==> flow/design.v <==
package my_pkg;
    parameter TRUE_T = 1'b1;
    parameter FALSE_T = 1'b0;
    parameter CLOCK_CYCLE_T = 10; 
    parameter CLOCK_WIDTH_T = CLOCK_CYCLE_T/2;
    parameter IDLE_CLOCKS_T = 2;
    typedef bit bit_t;
    typedef logic [7:0] byte_t;
    typedef logic [6:0] address_t;
    typedef logic wr_en_t;
    typedef logic done_t;
    typedef bit ACKT_t;
endpackage
module DFF (
    Q, Clock, Clear, D
);
    output reg Q;
    input Clock;
    input Clear;     
    input D;
    always_ff @(posedge Clock or negedge Clear) begin
        if (~Clear) Q <= '0;
        else        Q <= D;
    end
endmodule       
module Mux8to1 (
    Y, V, S
);
    parameter SELECT_BITS = 3;
    localparam INPUT_BITS = 2 ** SELECT_BITS;
    output Y;
    input [INPUT_BITS-1:0] V;
    input [SELECT_BITS-1:0] S;
    assign Y = V[S];
endmodule
module ShiftRegister (
    Q, clk, Clear, D, S, MSBIn, LSBIn
);
    parameter nBits = 8;
    output [nBits-1:0] Q;
    input clk;
    input Clear;
    input [nBits-1:0] D;
    input [$clog2(nBits)-1:0] S;
    input MSBIn;
    input LSBIn;
    wire [7:0] Y;
    genvar i;
    Mux8to1 MuxFirst(.Y(Y[0]), .V({1'b0, Q[1], Q[7], Q[1], LSBIn, Q[1], D[0], Q[0]}), .S(S));
    generate
        for(i = 0; i < (nBits-2); i = i + 1) begin:Mux
            Mux8to1 m (.Y(Y[i+1]), .V({Q[i], Q[i+2], Q[i], Q[i+2], Q[i], Q[i+2], D[i+1], Q[i+1]}), .S(S));
        end
    endgenerate
    Mux8to1 MuxLast(.Y(Y[7]), .V({Q[6], Q[7], Q[6], Q[0], Q[6], MSBIn, D[7], Q[7]}), .S(S));
    genvar j;
    generate
        for(j = 0; j < (nBits); j = j + 1) begin:Dff
            DFF FF0(.Q(Q[j]), .Clock(clk), .Clear(Clear), .D(Y[j]));
        end
    endgenerate
endmodule
Tool chain data of ShiftRegister
Tool output for the design above, in the order of the flow.
Lines are those of the file above, counted from 1.
Cell names lack the library's common part.
{"block": "inputs", "top_module": "ShiftRegister", "clock": "clk", "lib": "sky130hd", "lib_corner": "tt_025C_1v80"}

Word-level counts
Yosys after proc, flatten, opt, wreduce and memory -nomap, before mapping. Enables and synchronous resets that opt folds into registers are not counted as muxes. Memory bits, and registers merged into a memory's read port (data or address), are not among the register bits. Print and check cells are not counted. Equal cells are merged and count once.
{"block": "classes", "n_addsub": 0, "n_mul": 0, "n_div": 0, "cmp": 0, "equal": 0, "shift": 8, "mux": 0, "n_logic": 0, "reduce_and_logical": 0}
{"block": "ops", "operator": "indexed select 8 x 3 -> 1 bit", "n": 8}
{"block": "bits", "reg_bits": 8, "latch_bits": 0, "mem_bits_rw": 0, "romBits": 0, "clocked_rd_ports_x_width": 0, "mem_count": 0, "out_inout_bits": 8, "elab_cells": 16}

Longest topological paths
Yosys ltp: most cells in a row. Word level: on the elaborated netlist, between registers, memories and ports. Mapped: between sequential cells and ports; inverters and the memories' decode and read muxes count.
{"block": "logic_depth", "word_depth": 1, "abc_area": 0, "ltp_mapped": 4, "ltp_nobuf": 3}

Mapped cells and area
Source: synth_stat.txt of the flow (Yosys; design flattened, memories mapped). It holds for the ABC_AREA given above (unset counts as 0); a run with the other value may have another netlist.
Totals and module areas in this step are rounded.
{"block": "types", "cell_type": "dfrtp_1", "n": 8, "type_area_um2": 200.192}
{"block": "types", "cell_type": "mux4_2", "n": 6, "type_area_um2": 135.13}
{"block": "types", "cell_type": "buf_4", "n": 9, "type_area_um2": 67.565}
{"block": "types", "cell_type": "mux2i_1", "n": 3, "type_area_um2": 30.029}
{"block": "types", "cell_type": "nor2_8", "n": 1, "type_area_um2": 20.019}
{"block": "types", "cell_type": "a221oi_2", "n": 1, "type_area_um2": 15.014}
{"block": "types", "cell_type": "mux2_4", "n": 1, "type_area_um2": 15.014}
{"block": "types", "cell_type": "and4bb_1", "n": 1, "type_area_um2": 12.512}
{"block": "types", "cell_type": "nor2b_1", "n": 2, "type_area_um2": 12.512}
{"block": "types", "cell_type": "buf_6", "n": 1, "type_area_um2": 11.261}
{"block": "types", "cell_type": "a2bb2oi_1", "n": 1, "type_area_um2": 8.758}
{"block": "types", "cell_type": "xnor2_1", "n": 1, "type_area_um2": 8.758}
{"block": "types", "cell_type": "a211oi_1", "n": 1, "type_area_um2": 7.507}
{"block": "types", "cell_type": "nand3b_1", "n": 1, "type_area_um2": 7.507}
{"block": "types", "cell_type": "nand2b_1", "n": 1, "type_area_um2": 6.256}
{"block": "types", "cell_type": "buf_2", "n": 1, "type_area_um2": 5.005}
{"block": "types", "cell_type": "o21ai_1", "n": 1, "type_area_um2": 5.005}
{"block": "mapped", "stdcells": 40, "synth_area_mm2": 0.000568, "ffs": 8, "buffers": 11}
The figures by module come from a second, unflattened synthesis with its own total; it is not the netlist above.
{"block": "unflattened", "hier_cells": 33, "area_unflattened_mm2": 0.0007144}
Rows give one instance, submodules left out.
{"block": "by_module", "module": "Mux8to1", "instances": 8, "cells": 3, "mod_area_mm2": 0.0000638, "mod_seq_area_mm2": 0}
{"block": "by_module", "module": "DFF", "instances": 8, "cells": 1, "mod_area_mm2": 0.000025, "mod_seq_area_mm2": 0.000025}
{"block": "by_module", "module": "ShiftRegister", "instances": 1, "cells": 1, "mod_area_mm2": 0.0000038, "mod_seq_area_mm2": 0}

Timing after synthesis
Source: OpenSTA report_checks on the synthesized netlist (no wires, ideal clock, input and output delay 20% of the period each), path of least setup slack; recovery checks are left aside. Register names are those of the netlist, which keeps one name where synthesis merged equal registers.
{"block": "synth_path", "path_kind": "input -> register", "start": "in S[2]", "end": "reg (name not given)", "clock_period_ns": 1.23, "in_delay_ns": 0.246, "setup_ns": 0.139, "t_arrival_ns": 1.039, "setup_slack_ns": 0.052, "delay_ns": 0.932, "stages": 3, "n_path_buf": 1, "period_less_setup_slack_ns": 1.178}
"delay_ns" = arrival - input delay + setup time.
"stages": output pins that drive a net of the path, with the launching flip-flop's if there is one; two outputs of one cell count as two.
"period_less_setup_slack_ns" = period - worst setup slack (recovery checks aside). The figure is calculated, with input and output delays left at 20% of the set period.
{"block": "synth_between", "path_cell_list": "buf_4 nor2_8 mux4_2"}
{"block": "synth_rtl", "element": "start: declaration", "line": 44, "source": "input [$clog2(nBits)-1:0] S;"}
Chain of elaborated cells between the ends: none given.

Worst path after layout
Path of least setup slack in the final report of run 1 (OpenROAD, finished layout, wires in). Where an end is a register, its clock arrival counts in the times.
{"block": "layout_path", "path_kind": "register -> register", "start": "reg (name not given)", "end": "reg (name not given)", "clock_period_ns": 0.734, "setup_ns": 0.12, "t_arrival_ns": 1.32, "setup_slack_ns": -0.45, "stages": 5, "n_path_buf": 1}
{"block": "layout_between", "path_cell_list": "dfrtp_1 buf_6 mux2_4 a221oi_2 o21ai_1"}
Chain of elaborated cells between the ends: none given.

## Implementation results

Module ShiftRegister, platform sky130hd: 2 stored runs of the flow (Yosys, OpenROAD) with differing settings, in no particular order. Input and output delays are each 20% of the period that was set; the output load is 0.01 pF.
"period_less_ws_ns" is the run's clock period less its worst setup slack. It is reckoned from that one timing run; input and output delays stay at 20% of the period that was set.
"worst_path_allowed_less_slack_ns" = time allowed to the worst setup path (clock period - input delay - output delay, where it has them) - its slack; a late launch clock adds to it, a late capture clock takes from it.
"fin_power_uw" is the tool's figure for a default switching activity; nothing was simulated.
Values from the reports are rounded here.

{"run": "run 1", "settings": { "period_ns": 0.734, "CORE_UTILIZATION": 30, "SETUP_SLACK_MARGIN": 0.21, "PLACE_DENSITY_LB_ADDON": 0.21, "GPL_ROUTABILITY_DRIVEN": 1, "CTS_CLUSTER_DIAMETER": 193, "CAP_MARGIN": 20, "CORE_MARGIN": 2, "SLEW_MARGIN": 20 }, "results": { "yosys.chip_area_mm2": 0.000568, "die_area_mm2": 0.002258, "cell_area_final_mm2": 0.0008771, "fin_util_pct": 50.3, "worst_setup_slack_ns": -0.447, "fin_power_uw": 1819, "period_less_ws_ns": 1.181, "worst_path_allowed_less_slack_ns": 1.18, "timing.worst_path_kind": "register -> register" }}
{"run": "run 2", "settings": { "period_ns": 1.85, "CORE_UTILIZATION": 59, "SETUP_SLACK_MARGIN": 0.07, "PLACE_DENSITY_LB_ADDON": 0.09, "HOLD_SLACK_MARGIN": 0.25, "CORE_ASPECT_RATIO": 0.9, "TNS_END_PERCENT": 85, "GPL_TIMING_DRIVEN": 1, "GPL_ROUTABILITY_DRIVEN": 1, "CTS_CLUSTER_SIZE": 94, "MIN_ROUTING_LAYER": "met2", "CAP_MARGIN": 20, "CORE_MARGIN": 2, "SLEW_MARGIN": 20 }, "outcome": "stopped before the end: floorplanning reported PDN-0185"}
